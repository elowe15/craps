==> flow/design.v <==
module Controller (
	input wire clk_main,
	input wire enter,
	input wire reset,
	output reg roll,
	output reg sp,  
	output reg win,
	output reg lose,
	input wire seven_out,
	input wire natural,
	input wire craps,
	input wire eq
	);
	reg clk_main_en = 0;
	reg [1:0] state = 0;  
	parameter start_st = 0, win_st = 1, lose_st = 2, the_point_st = 3;
	always @ (posedge clk_main or posedge reset)
	begin
		if (reset) begin
         state <= start_st;
         lose <= 0;
			win <= 0;
			clk_main_en <= 0;
		end else begin
			case(state)
				start_st: begin
					if (enter) begin
						sp <=1;
						clk_main_en <= 1;
					end
					if (clk_main_en) begin
						case ({natural, craps})
							2'b01: begin  
								state <= lose_st;
							end
							2'b10: begin  
								state <= win_st;
							end
							default: begin
								state <= the_point_st;
								sp <= 0;
							end
						endcase
					end
					roll <= enter;	
				end
				win_st: begin
					win <= 1;
				end
				lose_st: begin
					lose <= 1;
				end
				the_point_st: begin
					if (clk_main_en) begin
						case ({eq, seven_out})
							2'b01: begin  
								state <= lose_st;
							end
							2'b10: begin  
								state <= win_st;
							end
							default: begin
							end
						endcase
					end
					roll <= enter;
				end
				default: state <= start_st;
			endcase
		end
	end
endmodule
== Reports on Controller ==
The steps from the RTL of Controller to its reports follow in flow order.
Line numbers count from 1 in the design file above.
Operators: Yosys type, input widths -> output width; for muxes data width and select width s.
Cell names lack the library's common part.
Not given: n/a
Set-up
  top module: Controller
  clock input: clk_main
  cell library: sky130hd
  timing corner: tt_025C_1v80

== Word-level counts ==
Counts by Yosys on the flattened word-level netlist (proc, flatten, opt, wreduce; memories kept). Register bits leave out memories and registers merged into their read ports (data or address). Print and check cells are left out.
Operators by class
  $mul: 0
  divide/modulo/power cells: 0
  bitwise logic cells: 1
  add/subtract/negate cells: 0
  shift-type cells: 0
  equal/unequal tests: 10
  $lt $le $gt $ge: 0
  reduce/logical cells: 8
  multiplexer cells: 8
Operators by type and width (count)
  $pmux 2 s2: 3
  $eq 2x2->1 const B: 4
  $eq 2x1->1 const B: 3
  $reduce_and 2->1: 3
  $ne 2x2->1 const B: 2
  $reduce_or 2->1: 2
  $reduce_and 4->1: 1
  $mux 2: 2
  $ne 3x3->1 const B: 1
  $mux 1: 3
  $logic_not 2->1: 1
  $reduce_bool 2->1: 1
  $not 1->1: 1
Bit counts
  memory bits (read-only): 0
  bits in registers: 7
  memories: 0
  clocked read ports x word width: 0
  input bits: 7
  bits in latches: 0
  output and inout bits: 4
  bits in writable memories: 0
  word-level cells: 33

== Logic depth ==
Depth = most cells in a row (Yosys ltp): at word level without a register or memory, in the mapped netlist without a sequential cell, where the memories' decode and read muxes count.
Logic depth
  depth after elaboration: 4
  ABC_AREA: 0
  depth in mapped cells: 6
  mapped depth without buffers: 6

== Synthesis result ==
The flow's flattened synthesis, as Yosys stat reports it; memories are mapped. The netlist is that of the ABC_AREA named above (0 if unset); the other value can give another one.
Cells by type
  dfrtp_1: count 5, area in all 125.12 µm²
  ha_1: count 8, area in all 100.096 µm²
  edfxtp_1: count 2, area in all 60.058 µm²
  inv_1: count 7, area in all 26.275 µm²
  mux2_4: count 1, area in all 15.014 µm²
  nand2b_4: count 1, area in all 13.763 µm²
  a21bo_1: count 1, area in all 10.01 µm²
  mux2i_1: count 1, area in all 10.01 µm²
  o21ai_0: count 2, area in all 10.01 µm²
  o21ai_2: count 1, area in all 8.758 µm²
  a21o_1: count 1, area in all 7.507 µm²
  nor2_1: count 2, area in all 7.507 µm²
  nand2b_1: count 1, area in all 6.256 µm²
  nor2b_1: count 1, area in all 6.256 µm²
  or2_1: count 1, area in all 6.256 µm²
  or2_2: count 1, area in all 6.256 µm²
  a21oi_1: count 1, area in all 5.005 µm²
  nand2_1: count 1, area in all 3.754 µm²
Mapped netlist
  sequential part of the area: 185.2 µm²
  buffers: 0
  standard cells after synthesis: 38
  chip area (Yosys): 427.9 µm²
  mapped flip-flops: 7

== Worst setup path after synthesis ==
Path of least setup slack by OpenSTA after synthesis, without wires, with an ideal clock, recovery checks aside; 20% of the period is set as input and as output delay. Where synthesis merged equal registers, the netlist keeps one of their names.
Timing path after synthesis
  path type: reg2reg
  start: register state[0]
  end: register state[0]
  stages on the path: 6
  slack: 138 ps
  buffers on the path: 0
  period: 1580 ps
  required time: 1455 ps
  time at the first pin: 0 ps
  arrival: 1317 ps
  delay of the path: 1442 ps
  library setup time: 125 ps
  synthesis period reached: 1442 ps
"delay of the path" is the arrival time less input delay plus setup time.
"stages on the path" counts driving pins, that of a launching flip-flop among them; a cell with two outputs on the path counts twice.
"synthesis period reached" is the clock period less the worst setup slack; recovery checks do not enter. This is arithmetic on one report: input and output delays are still those of the set period (20% each).
The rows between start and end are the longest chain of elaborated cells between them; the timing report does not say that the signal goes this way. Where chains are equally long, one stands for them.
A line is the first line of the expression or statement that the cell stems from. Yosys adds cells for indexed reads and writes and turns some case tables into memories.
At most two assigning lines are given for a register; there are more.
On the way, after synthesis
  path through: dfrtp_1 > ha_1 > nand2b_4 > a21bo_1 > o21ai_2 > mux2_4
  cells in the longest elaborated chain: 3
  elaborated cells on any way between the ends: 8
  source lines of those cells: 1
  classes of those cells: eq/ne (4); mux (1); reduce/logical (3)
RTL lines, path after synthesis
  start, declared: RTL line 15  | reg [1:0] state = 0;
  start, assigned: RTL line 20  | state <= start_st;
  start, assigned: RTL line 34  | state <= lose_st;
  $eq 2x2->1: RTL line 25  | case(state)
  $reduce_bool 2->1
  $reduce_and 4->1
  end, assigned: RTL line 20
  end, assigned: RTL line 34
  end, declared: RTL line 15

== Path in the finished layout ==
From the final timing report of stored run 2: the path of least setup slack in the routed layout; clock arrival at registers is part of the times.
The path's times are printed in steps of 10 ps; the period is the one set.
Timing path after layout
  path type: in2reg
  start: input port seven_out
  end: register state[0]
  arrival: 2050 ps
  library setup time: 110 ps
  required time: 2810 ps
  slack: 760 ps
  time at the first pin: 530 ps
  stages on the path: 7
  external input delay: 530 ps
  buffers on the path: 1
  period: 2670 ps
The rows between start and end are the longest chain of elaborated cells between them; the timing report does not say that the signal goes this way. Where chains are equally long, one stands for them.
At most two assigning lines are given for a register; there are more.
On the way, after layout
  path through: clkdlybuf4s50_1 > inv_1 > ha_1 > nand2b_1 > a21bo_1 > o21ai_2 > mux2_4
  cells in the longest elaborated chain: 4
  elaborated cells on any way between the ends: 7
  source lines of those cells: 3
  classes of those cells: eq/ne (3); mux (3); reduce/logical (1)
RTL lines, path after layout
  start, declared: RTL line 9  | input wire seven_out,
  $eq 2x2->1: RTL line 55  | case ({eq, seven_out})
  $pmux 2 s2: RTL line 55
  $mux 2: RTL line 54  | if (clk_main_en) begin
  $pmux 2 s2: RTL line 25  | case(state)
  end, assigned: RTL line 20  | state <= start_st;
  end, assigned: RTL line 34  | state <= lose_st;
  end, declared: RTL line 15  | reg [1:0] state = 0;

Hand-over note for Controller

Measured results for Controller: 2 stored runs of the Yosys and OpenROAD flow on sky130hd. The settings differ; the order carries no meaning. The constraints put input and output delay at 20% of the set period each and load the outputs with 0.01 pF.
"achieved clock period" = clock period - worst setup slack. The figure is calculated, with input and output delays left at 20% of the set period.
By "worst setup path time" is meant the share of the clock period that the worst setup path is allowed (20% is reserved at inputs, 20% at outputs), minus its slack. Clock arrival times at its registers enter into it.
"power": no workload was simulated; the value follows from the tool's default switching activity.
"worst setup path time" is known to 10 ps.
[stored run 1] settings: period_ns=1.59, CORE_UTILIZATION=28, PLACE_DENSITY=0.46, HOLD_SLACK_MARGIN=0.17, CORE_ASPECT_RATIO=0.58, CTS_CLUSTER_SIZE=93, CAP_MARGIN=40, SLEW_MARGIN=25, MIN_ROUTING_LAYER=met2, CORE_MARGIN=2
[stored run 1] result: did not finish, floorplanning stopped with PDN-0185
[stored run 2] settings: period_ns=2.67, CORE_UTILIZATION=22, PLACE_DENSITY_LB_ADDON=0.1, CORE_MARGIN=9, CELL_PAD_IN_SITES_GLOBAL_PLACEMENT=0, CELL_PAD_IN_SITES_DETAIL_PLACEMENT=2, TNS_END_PERCENT=30, ABC_AREA=0, GPL_TIMING_DRIVEN=0, CTS_CLUSTER_DIAMETER=399, CAP_MARGIN=40, SLEW_MARGIN=0, MIN_ROUTING_LAYER=met1, MAX_ROUTING_LAYER=met5
[stored run 2] result: chip area after synthesis (Yosys) 427.9 µm², die area 3856.4 µm², standard-cell area of the final layout 586.8 µm², utilization 32.9%, worst setup slack after layout 762 ps, total negative slack 0 ps, worst hold slack 475 ps, power 454.7 uW, achieved clock period 1908 ps, worst setup path time 1370 ps, worst setup path kind in2reg

End of note.
