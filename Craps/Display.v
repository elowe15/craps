==> flow/design.v <==
module Display (
	input clock,
	input clock_en,
	input reset,
	input [3:0] dice1,
	input [3:0] dice2,
	output reg [6:0] HEX0,
	output reg [6:0] HEX1
	);
   always @(posedge clock or posedge reset) begin
		if (reset == 1) begin
			HEX0 = 7'b1111111;
			HEX1 = 7'b1111111;
		end
		else if (clock_en) begin
		  case (dice1)
            1: HEX0 = 7'b1111001;
            2: HEX0 = 7'b0100100;
            3: HEX0 = 7'b0110000;
            4: HEX0 = 7'b0011001;
            5: HEX0 = 7'b0010010;
            6: HEX0 = 7'b0000010;
            default HEX0 = 7'b1111111;
        endcase
		  case (dice2)
            1: HEX1 = 7'b1111001;
            2: HEX1 = 7'b0100100;
            3: HEX1 = 7'b0110000;
            4: HEX1 = 7'b0011001;
            5: HEX1 = 7'b0010010;
            6: HEX1 = 7'b0000010;
            default HEX1 = 7'b1111111;
        endcase
		end
	end
endmodule
; ---- Step by step through the tools: Display
; Tool output for the design above, in the order of the flow.
; Lines are those of the file above, counted from 1.
; Cell names lack the library's common part.
; The mark -- stands for no value.
[setup]
top = Display
clock_port = clock
lib = sky130hd
corner = tt_025C_1v80

; ---- Word-level counts
; Source: Yosys, flattened and elaborated, memories not mapped. Widths are those after wreduce; folded enables and synchronous resets count as part of the registers. Registers that Yosys merges into a memory's read port (data or address) are not register bits. Print and check cells do not count. Equal cells are merged and count once.
[classes]
equal = 12
mux = 2
[op_table]
columns = operator, count
row1 = 7-bit parallel mux with 6-bit select, 2
row2 = 4-bit by 3-bit == test with 1-bit output with constant B, 6
row3 = 4-bit by 2-bit == test with 1-bit output with constant B, 4
row4 = 4-bit by 1-bit == test with 1-bit output with constant B, 2
[word_totals]
reg_bits = 14
out_inout_bits = 14

; ---- Longest topological paths
; Yosys ltp: most cells in a row. Word level: on the elaborated netlist, between registers, memories and ports. Mapped: between sequential cells and ports; inverters and the memories' decode and read muxes count.
[depth]
ltp_word = 2
ABC_AREA = 0
mapped_depth = 3
ltp_nobuf = 3

; ---- After synthesis
; Source: synth_stat.txt of the flow (Yosys; design flattened, memories mapped). It holds for the ABC_AREA given above (unset counts as 0); a run with the other value may have another netlist.
; Totals and module areas in this step are rounded.
[synth_totals]
stdcells = 51
mapped_area_um2 = 570
flip_flops = 12
buf_cells = 3
[types]
columns = type, count
row1 = dfstp_2, 12
row2 = o32a_1, 5
row3 = o22a_1, 5
row4 = nor2_1, 9
row5 = xor2_1, 3
row6 = nand2b_2, 2
row7 = buf_4, 2
row8 = and3_1, 2
row9 = nand2_1, 3
row10 = a21oi_1, 2
row11 = xnor2_1, 1
row12 = inv_1, 2
row13 = a31oi_1, 1
row14 = buf_2, 1
row15 = nand3_1, 1

; ---- Worst setup path after synthesis
; Path of least setup slack by OpenSTA after synthesis, without wires, with an ideal clock, recovery checks aside; 20% of the period is set as input and as output delay. Where synthesis merged equal registers, the netlist keeps one of their names.
[synth_path]
path_kind = register to output
from = reg HEX0[3]
to = out HEX0[3]
clock_period_ps = 1070
out_delay_ps = 214
arrival_ps = 662
t_required_ps = 856
slack_ps = 194
delay_ps = 662
path_stages = 2
n_path_buf = 1
period_less_setup_slack_ps = 876
; "delay_ps" is the arrival time less input delay plus setup time.
; A path that ends at an output port has no setup time.
; "path_stages" counts driving pins, that of a launching flip-flop among them; a cell with two outputs on the path counts twice.
; "period_less_setup_slack_ps" is the clock period less the worst setup slack; recovery checks do not enter. This is arithmetic on one report: input and output delays are still those of the set period (20% each).
; A register here has more assigning lines than the two given.
[synth_between]
cell_sequence = dfstp_2 -> buf_4
elab_chain_cells = 0
[synth_rtl]
columns = item, line
row1 = "start, declared", 7  ; output reg [6:0] HEX0,
row2 = "start, assigned", 12  ; HEX0 = 7'b1111111;
row3 = "start, assigned", 17  ; 1: HEX0 = 7'b1111001;
row4 = "end, declared", 7

; ---- Path in the finished layout
; Path of least setup slack in the final report of flow run B (OpenROAD, finished layout, wires in). Where an end is a register, its clock arrival counts in the times.
; The path's times are printed in steps of 10 ps; the period is the one set.
[layout_path]
path_kind = register to output
from = reg HEX1[3]
to = out HEX1[3]
clock_period_ps = 1470
out_delay_ps = 290
arrival_ps = 1080
t_required_ps = 1180
slack_ps = 100
path_stages = 2
n_path_buf = 1
; A register here has more assigning lines than the two given.
[layout_between]
cell_sequence = dfstp_2 -> dlygate4sd2_1
elab_chain_cells = 0
[layout_rtl]
columns = item, line
row1 = "start, declared", 8  ; output reg [6:0] HEX1
row2 = "start, assigned", 13  ; HEX1 = 7'b1111111;
row3 = "start, assigned", 26  ; 1: HEX1 = 7'b1111001;
row4 = "end, declared", 8

; Record of 2 stored runs of the RTL-to-layout flow on Display, platform sky130hd. The runs are unordered. Constraints: input delay and output delay 20% of the set period each, output load 0.01 pF.
; "period_reached_ps" is the run's clock period less its worst setup slack. It is reckoned from that one timing run; input and output delays stay at 20% of the period that was set.
; "worst_path_ps" means the part of the period allowed to the worst setup path (the constraints hold back 20% at inputs and 20% at outputs) less its slack; where the path has registers, the arrival times of their clocks count too.
; "final_power_mw": no workload was simulated; the value follows from the tool's default switching activity.
; "worst_path_ps" is given in steps of 10 ps.
; Values from the reports are rounded here.

[flow run A: settings]
period_ns = 0.583
CORE_UTILIZATION = 56
SETUP_SLACK_MARGIN = 0.11
PLACE_DENSITY_LB_ADDON = 0.18
HOLD_SLACK_MARGIN = -0.07
CORE_MARGIN = 2
CELL_PAD_IN_SITES_GLOBAL_PLACEMENT = 2
TNS_END_PERCENT = 65
ABC_AREA = 1
GPL_TIMING_DRIVEN = 1
SLEW_MARGIN = 0
CAP_MARGIN = 20
[flow run A: results]
outcome = unfinished; error FLW-0024 in placement

[flow run B: settings]
period_ns = 1.47
CAP_MARGIN = 20
CORE_MARGIN = 2
CORE_UTILIZATION = 40
SLEW_MARGIN = 20
[flow run B: results]
synthArea_um2 = 570
die_um2 = 1700
layout_stdcell_area_um2 = 860
post_route_util_pct = 65
ws_setup_ps = 97
tns_setup_ps = 0
hold_ws_ps = 490
final_power_mw = 0.83
period_reached_ps = 1373
worst_path_ps = 1080
worstPathKind = register to output
